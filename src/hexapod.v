==> flow/design.v <==
`timescale 1ns / 1ps
module guanjie(
    input CLK,
    input [15:0] pul_len,
    output reg CTL
    );
parameter CLK_F = 50;
reg [15:0] prescaler = 0;
reg [15:0] count = 0;
always @ (posedge CLK)
begin
	prescaler <= prescaler + 1;
	if (prescaler == CLK_F -1)
	begin
		prescaler <= 0;
		count <= count + 1;
		CTL <= (count < pul_len);
		if (count == 19999)
		begin
			count <= 0;
		end
	end
end 
endmodule
`timescale 1ns / 1ps
module hexapod(
    input CLK,
    input rst,
    output zu11,
    output zu12,
    output zu13,
    output zu21,
    output zu22,
    output zu23,
    output zu31,
    output zu32,
    output zu33,
    output zu41,
    output zu42,
    output zu43,
    output zu51,
    output zu52,
    output zu53,
    output zu61,
    output zu62,
    output zu63,
    output [2:0] servo_en
    );
reg [23:0] prescaler = 0;
reg [7:0] count = 0;
reg [15:0] pul_11;
reg [15:0] pul_12;
reg [15:0] pul_13;
reg [15:0] pul_21;
reg [15:0] pul_22;
reg [15:0] pul_23;
reg [15:0] pul_41;
reg [15:0] pul_42;
reg [15:0] pul_43;
reg [15:0] pul_51;
reg [15:0] pul_52;
reg [15:0] pul_53;
assign servo_en = 3'b111;
guanjie y1(.CLK(CLK), .pul_len(pul_11), .CTL(zu11));
guanjie d1(.CLK(CLK), .pul_len(pul_12), .CTL(zu12));
guanjie x1(.CLK(CLK), .pul_len(pul_13), .CTL(zu13));
guanjie y2(.CLK(CLK), .pul_len(pul_21), .CTL(zu21));
guanjie d2(.CLK(CLK), .pul_len(pul_22), .CTL(zu22));
guanjie x2(.CLK(CLK), .pul_len(pul_23), .CTL(zu23));
guanjie y3(.CLK(CLK), .pul_len(pul_11), .CTL(zu31));
guanjie d3(.CLK(CLK), .pul_len(pul_12), .CTL(zu32));
guanjie x3(.CLK(CLK), .pul_len(pul_13), .CTL(zu33));
guanjie y4(.CLK(CLK), .pul_len(pul_41), .CTL(zu41));
guanjie d4(.CLK(CLK), .pul_len(pul_42), .CTL(zu42));
guanjie x4(.CLK(CLK), .pul_len(pul_43), .CTL(zu43));
guanjie y5(.CLK(CLK), .pul_len(pul_51), .CTL(zu51));
guanjie d5(.CLK(CLK), .pul_len(pul_52), .CTL(zu52));
guanjie x5(.CLK(CLK), .pul_len(pul_53), .CTL(zu53));
guanjie y6(.CLK(CLK), .pul_len(pul_41), .CTL(zu61));
guanjie d6(.CLK(CLK), .pul_len(pul_42), .CTL(zu62));
guanjie x6(.CLK(CLK), .pul_len(pul_43), .CTL(zu63));
always @ (posedge CLK or posedge rst)
begin
	if (rst)
	begin
		pul_11 <= 1500;
		pul_12 <= 1500;
		pul_13 <= 1500;
		pul_21 <= 1500;
		pul_22 <= 1600;
		pul_23 <= 1400;
		pul_41 <= 1500;
		pul_42 <= 1400;
		pul_43 <= 1600;
		pul_51 <= 1500;
		pul_52 <= 1500;
		pul_53 <= 1500;
	end
	else
	begin
		prescaler <= prescaler + 1;
		if (prescaler == 499999)
		begin
			prescaler <= 0;
			count <= count + 1;
			if (count < 25)
			begin
				pul_11 <= 1500 - 8 * count;
				pul_12 <= 1500 + 4 * count;
				pul_13 <= 1500 - 4 * count;
				pul_21 <= 1500 + 8 * count;
				pul_22 <= 1600;
				pul_23 <= 1400;
				pul_41 <= 1500 - 8 * count;
				pul_42 <= 1400;
				pul_43 <= 1600;
				pul_51 <= 1500 + 8 * count;
				pul_52 <= 1500 - 4 * count;
				pul_53 <= 1500 + 4 * count;
			end
			if (count >= 25 && count < 50)
			begin
				pul_11 <= 1100 + 8 * count;
				pul_12 <= 1600;
				pul_13 <= 1400;
				pul_21 <= 1900 - 8 * count;
				pul_22 <= 1700 - 4 * count;
				pul_23 <= 1300 + 4 * count;
				pul_41 <= 1100 + 8 * count;
				pul_42 <= 1300 + 4 * count;
				pul_43 <= 1700 - 4 * count;
				pul_51 <= 1900 - 8 * count;
				pul_52 <= 1400;
				pul_53 <= 1600;
			end
			if (count >= 50 && count < 75)
			begin
				pul_11 <= 1100 + 8 * count;
				pul_12 <= 1600;
				pul_13 <= 1400;
				pul_21 <= 1900 - 8 * count;
				pul_22 <= 1300 + 4 * count;
				pul_23 <= 1700 - 4 * count;
				pul_41 <= 1100 + 8 * count;
				pul_42 <= 1700 - 4 * count;
				pul_43 <= 1300 + 4 * count;
				pul_51 <= 1900 - 8 * count;
				pul_52 <= 1400;
				pul_53 <= 1600;
			end
			if (count >= 75 && count <100)
			begin
				pul_11 <= 2300 - 8 * count;
				pul_12 <= 1900 - 4 * count;
				pul_13 <= 1100 + 4 * count;
				pul_21 <= 700 + 8 * count;
				pul_22 <= 1600;
				pul_23 <= 1400;
				pul_41 <= 2300 - 8 * count;
				pul_42 <= 1400;
				pul_43 <= 1600;
				pul_51 <= 700 + 8 * count;
				pul_52 <= 1100 + 4 * count;
				pul_53 <= 1900 - 4 * count;
			end
			if (count == 99)
			begin
				count <= 0;
			end
		end
	end
end
endmodule
; ---- Step by step through the tools: hexapod
; Tool output for the design above, in the order of the flow.
; Line numbers count from 1 in the design file above.
; Operators carry their Yosys type and port widths (W data, S select, Z words).
; Cell names lack the library's common part.
; Not given: n/a
[setup]
top = hexapod
clock_port = CLK
library = sky130hd
lib_corner = tt_025C_1v80

; ---- Word-level counts
; Yosys after proc, flatten, opt, wreduce and memory -nomap, before mapping. Memory bits, and registers merged into a memory's read port (data or address), are not among the register bits. Print and check cells are not counted. Equal cells are merged and count once.
[op_classes]
addsub = 50
n_reduce_logical = 6
mux = 24
n_eq = 38
compare = 25
logic = 1
[ops]
columns = cell, n
row1 = $add A16 B1 Y16 const B, 36
row2 = $mux W16, 24
row3 = $eq A16 B15 Y1 const B, 18
row4 = $lt A16 B16 Y1, 18
row5 = $eq A16 B6 Y1 const B, 18
row6 = $add A11 B10 Y12 const A, 3
row7 = $sub A11 B10 Y12 const A, 3
row8 = $add A11 B11 Y12 const A, 2
row9 = $sub A11 B11 Y12 const A, 2
row10 = $add A24 B1 Y24 const B, 1
row11 = $eq A24 B19 Y1 const B, 1
row12 = $lt A8 B7 Y1 const B, 2
row13 = $sub A12 B11 Y13 const A, 1
row14 = $add A10 B11 Y12 const A, 1
row15 = $add A8 B1 Y8 const B, 1
row16 = $ge A8 B5 Y1 const B, 1
row17 = $lt A8 B5 Y1 const B, 1
row18 = $ge A8 B6 Y1 const B, 1
row19 = $lt A8 B6 Y1 const B, 1
row20 = $ge A8 B7 Y1 const B, 1
row21 = $eq A8 B7 Y1 const B, 1
row22 = $reduce_and A2 Y1, 2
row23 = $reduce_bool A4 Y1, 1
row24 = $logic_and A1 B1 Y1, 3
row25 = $not A1 Y1, 1
[bits]
ff_bits = 722
in_bits = 2
output_inout_bits = 21

; ---- Longest topological paths
; Yosys ltp: most cells in a row. Word level: on the elaborated netlist, between registers, memories and ports. Mapped: between sequential cells and ports; inverters and the memories' decode and read muxes count.
[depth]
depth_word = 5
abc_area = 0
ltp_mapped = 11

; ---- Mapped cells and area
; Source: synth_stat.txt of the flow (Yosys; design flattened, memories mapped). It holds for the ABC_AREA given above (unset counts as 0); a run with the other value may have another netlist.
[synth_totals]
area_um2 = 35327.6
cell_count = 3454
seqArea_um2 = 17382.9
ffs = 683
[by_type]
columns = cell, n, area_total_um2
row1 = edfxtp_1, 338, 1.01E+04
row2 = dfxtp_1, 288, 5765.53
row3 = ha_1, 266, 3.33E+03
row4 = xnor2_1, 347, 3.04E+03
row5 = xor2_1, 199, 1.74E+03
row6 = nor2_1, 430, 1.61E+03
row7 = nand3_1, 259, 1.3E+03
row8 = nand2_1, 269, 1.01E+03
row9 = dfstp_2, 33, 867.082
row10 = and3_1, 96, 600.576
row11 = dfrtp_1, 24, 600.576
row12 = nand4_1, 89, 556.784
row13 = a21oi_1, 100, 500.48
row14 = o21ai_0, 92, 460.442
row15 = inv_1, 122, 457.939
row16 = nor3_1, 89, 445.427
row17 = a21o_1, 56, 420.403
row18 = and4_1, 39, 341.578
; Other cell types: 52; their cells: 318.
; By module: a second synthesis without flattening, with its own total; a netlist apart from the flattened one above.
[hier_totals]
cells_unflattened = 3911
area_unflattened_um2 = 39092.5
; Rows give one instance, submodules left out.
[by_module]
columns = module, area_um2, n_inst, seq_area_um2, n_cells
row1 = guanjie, 1881.8, 18, 830.8, 188
row2 = hexapod, 5220.0, 1, 2428.6, 527

; ---- Path before layout
; Source: OpenSTA report_checks on the synthesized netlist (no wires, ideal clock, input and output delay 20% of the period each), path of least setup slack; recovery checks are left aside. Register names are those of the netlist, which keeps one name where synthesis merged equal registers.
[synth_path]
path_type = input to register
start = input rst
end = register prescaler[0]
period_ns = 3.86
path_delay_ns = 2.038
n_path_buf = 0
t_arrival_ns = 2.374
path_slack_ns = 1.050
stages = 1
required_ns = 3.424
synth_period_reached_ns = 2.81
; "path_delay_ns" is the arrival time less input delay plus setup time.
; "stages" counts driving pins, that of a launching flip-flop among them; a cell with two outputs on the path counts twice.
; "synth_period_reached_ns" = period - worst setup slack (recovery checks aside). The figure is calculated, with input and output delays left at 20% of the set period.
[synth_via]
cell_sequence = inv_1
elab_chain_len = 0
cells_between = 0
[synth_lines]
columns = element, line_no
row1 = start: declaration, 28  ; input rst,
row2 = end: assignment, 101  ; prescaler <= prescaler + 1;
row3 = end: assignment, 104  ; prescaler <= 0;
row4 = end: declaration, 49  ; reg [23:0] prescaler = 0;

; ---- Worst path after layout
; From the final timing report of run A: the path of least setup slack in the routed layout; clock arrival at registers is part of the times.
[layout_path]
path_type = register to register
start = register count[1]
end = register pul_41[7]
n_path_buf = 1
required_ns = 4.06
period_ns = 3.55
stages = 9
path_slack_ns = 0.38
t_arrival_ns = 3.69
; Between the ends stands the longest chain of elaborated cells between them, by number of cells; it is not shown to be the way that was timed. Of several equally long chains one is given.
; Each line given opens the expression or statement behind the cell; cells for indexed reads and writes are added by Yosys, which also makes memories of some case tables.
; At most two assigning lines are given for a register; there are more.
[layout_via]
cell_sequence = edfxtp_1 -> ha_1 -> a2111oi_4 -> a32o_2 -> a21o_1 -> buf_4 -> nand2_1 -> and3_1 -> o31ai_1
elab_chain_len = 5
cells_between = 19
[layout_lines]
columns = element, line_no
row1 = start: declaration, 50  ; reg [7:0] count = 0;
row2 = start: assignment, 105  ; count <= count + 1;
row3 = start: assignment, 168  ; count <= 0;
row4 = $sub A11 B11 Y12, 114  ; pul_41 <= 1500 - 8 * count;
row5 = $mux W16, 106  ; if (count < 25)
row6 = $mux W16, 121  ; if (count >= 25 && count < 50)
row7 = $mux W16, 136  ; if (count >= 50 && count < 75)
row8 = $mux W16, 151  ; if (count >= 75 && count <100)
row9 = end: assignment, 144  ; pul_41 <= 1100 + 8 * count;
row10 = end: assignment, 159  ; pul_41 <= 2300 - 8 * count;
row11 = end: declaration, 57  ; reg [15:0] pul_41;

; Design hexapod on sky130hd. What follows are 2 stored runs of the flow, each under its own settings; their order means nothing. The constraints put input and output delay at 20% of the set period each and load the outputs with 0.01 pF.
; "achievedPeriod_ns": clock period set for the run, less the worst setup slack. It is reckoned from that one timing run; input and output delays stay at 20% of the period that was set.
; By "worst_path_allowed_less_slack_ns" is meant the share of the clock period that the worst setup path is allowed (20% is reserved at inputs, 20% at outputs), minus its slack. Clock arrival times at its registers enter into it.
; "totalPower_w" is the tool's figure for a default switching activity; nothing was simulated.

[run A: settings]
period_ns = 3.55
CORE_UTILIZATION = 69
CAP_MARGIN = 20
CORE_MARGIN = 2
SLEW_MARGIN = 20
[run A: results]
achievedPeriod_ns = 3.174
tns_setup_ns = 0.000
final_cell_area_um2 = 38745.9
worst_path_allowed_less_slack_ns = 3.17
worst_path_kind = register to register
finalUtil_pct = 76.9
totalPower_w = 0.01594
ws_setup_ns = 0.376
post_synth_area_um2 = 35327.6
design.die.area_um2 = 53024.3
final_hold_ws_ns = 0.455

[run B: settings]
period_ns = 6.23
CORE_UTILIZATION = 42
SETUP_SLACK_MARGIN = -0.43
CORE_MARGIN = 3
CELL_PAD_IN_SITES_GLOBAL_PLACEMENT = 3
CELL_PAD_IN_SITES_DETAIL_PLACEMENT = 0
TNS_END_PERCENT = 40
ABC_AREA = 1
GPL_TIMING_DRIVEN = 0
MIN_ROUTING_LAYER = met1
MAX_ROUTING_LAYER = met5
CAP_MARGIN = 20
SLEW_MARGIN = 20
[run B: results]
post_synth_area_um2 = 38931.1
totalPower_w = 0.009775
final_cell_area_um2 = 43818.3
ws_setup_ns = 3.300
achievedPeriod_ns = 2.930
final_hold_ws_ns = 0.450
finalUtil_pct = 47.7
design.die.area_um2 = 96382.3
worst_path_allowed_less_slack_ns = 2.93
worst_path_kind = register to register
tns_setup_ns = 0.000
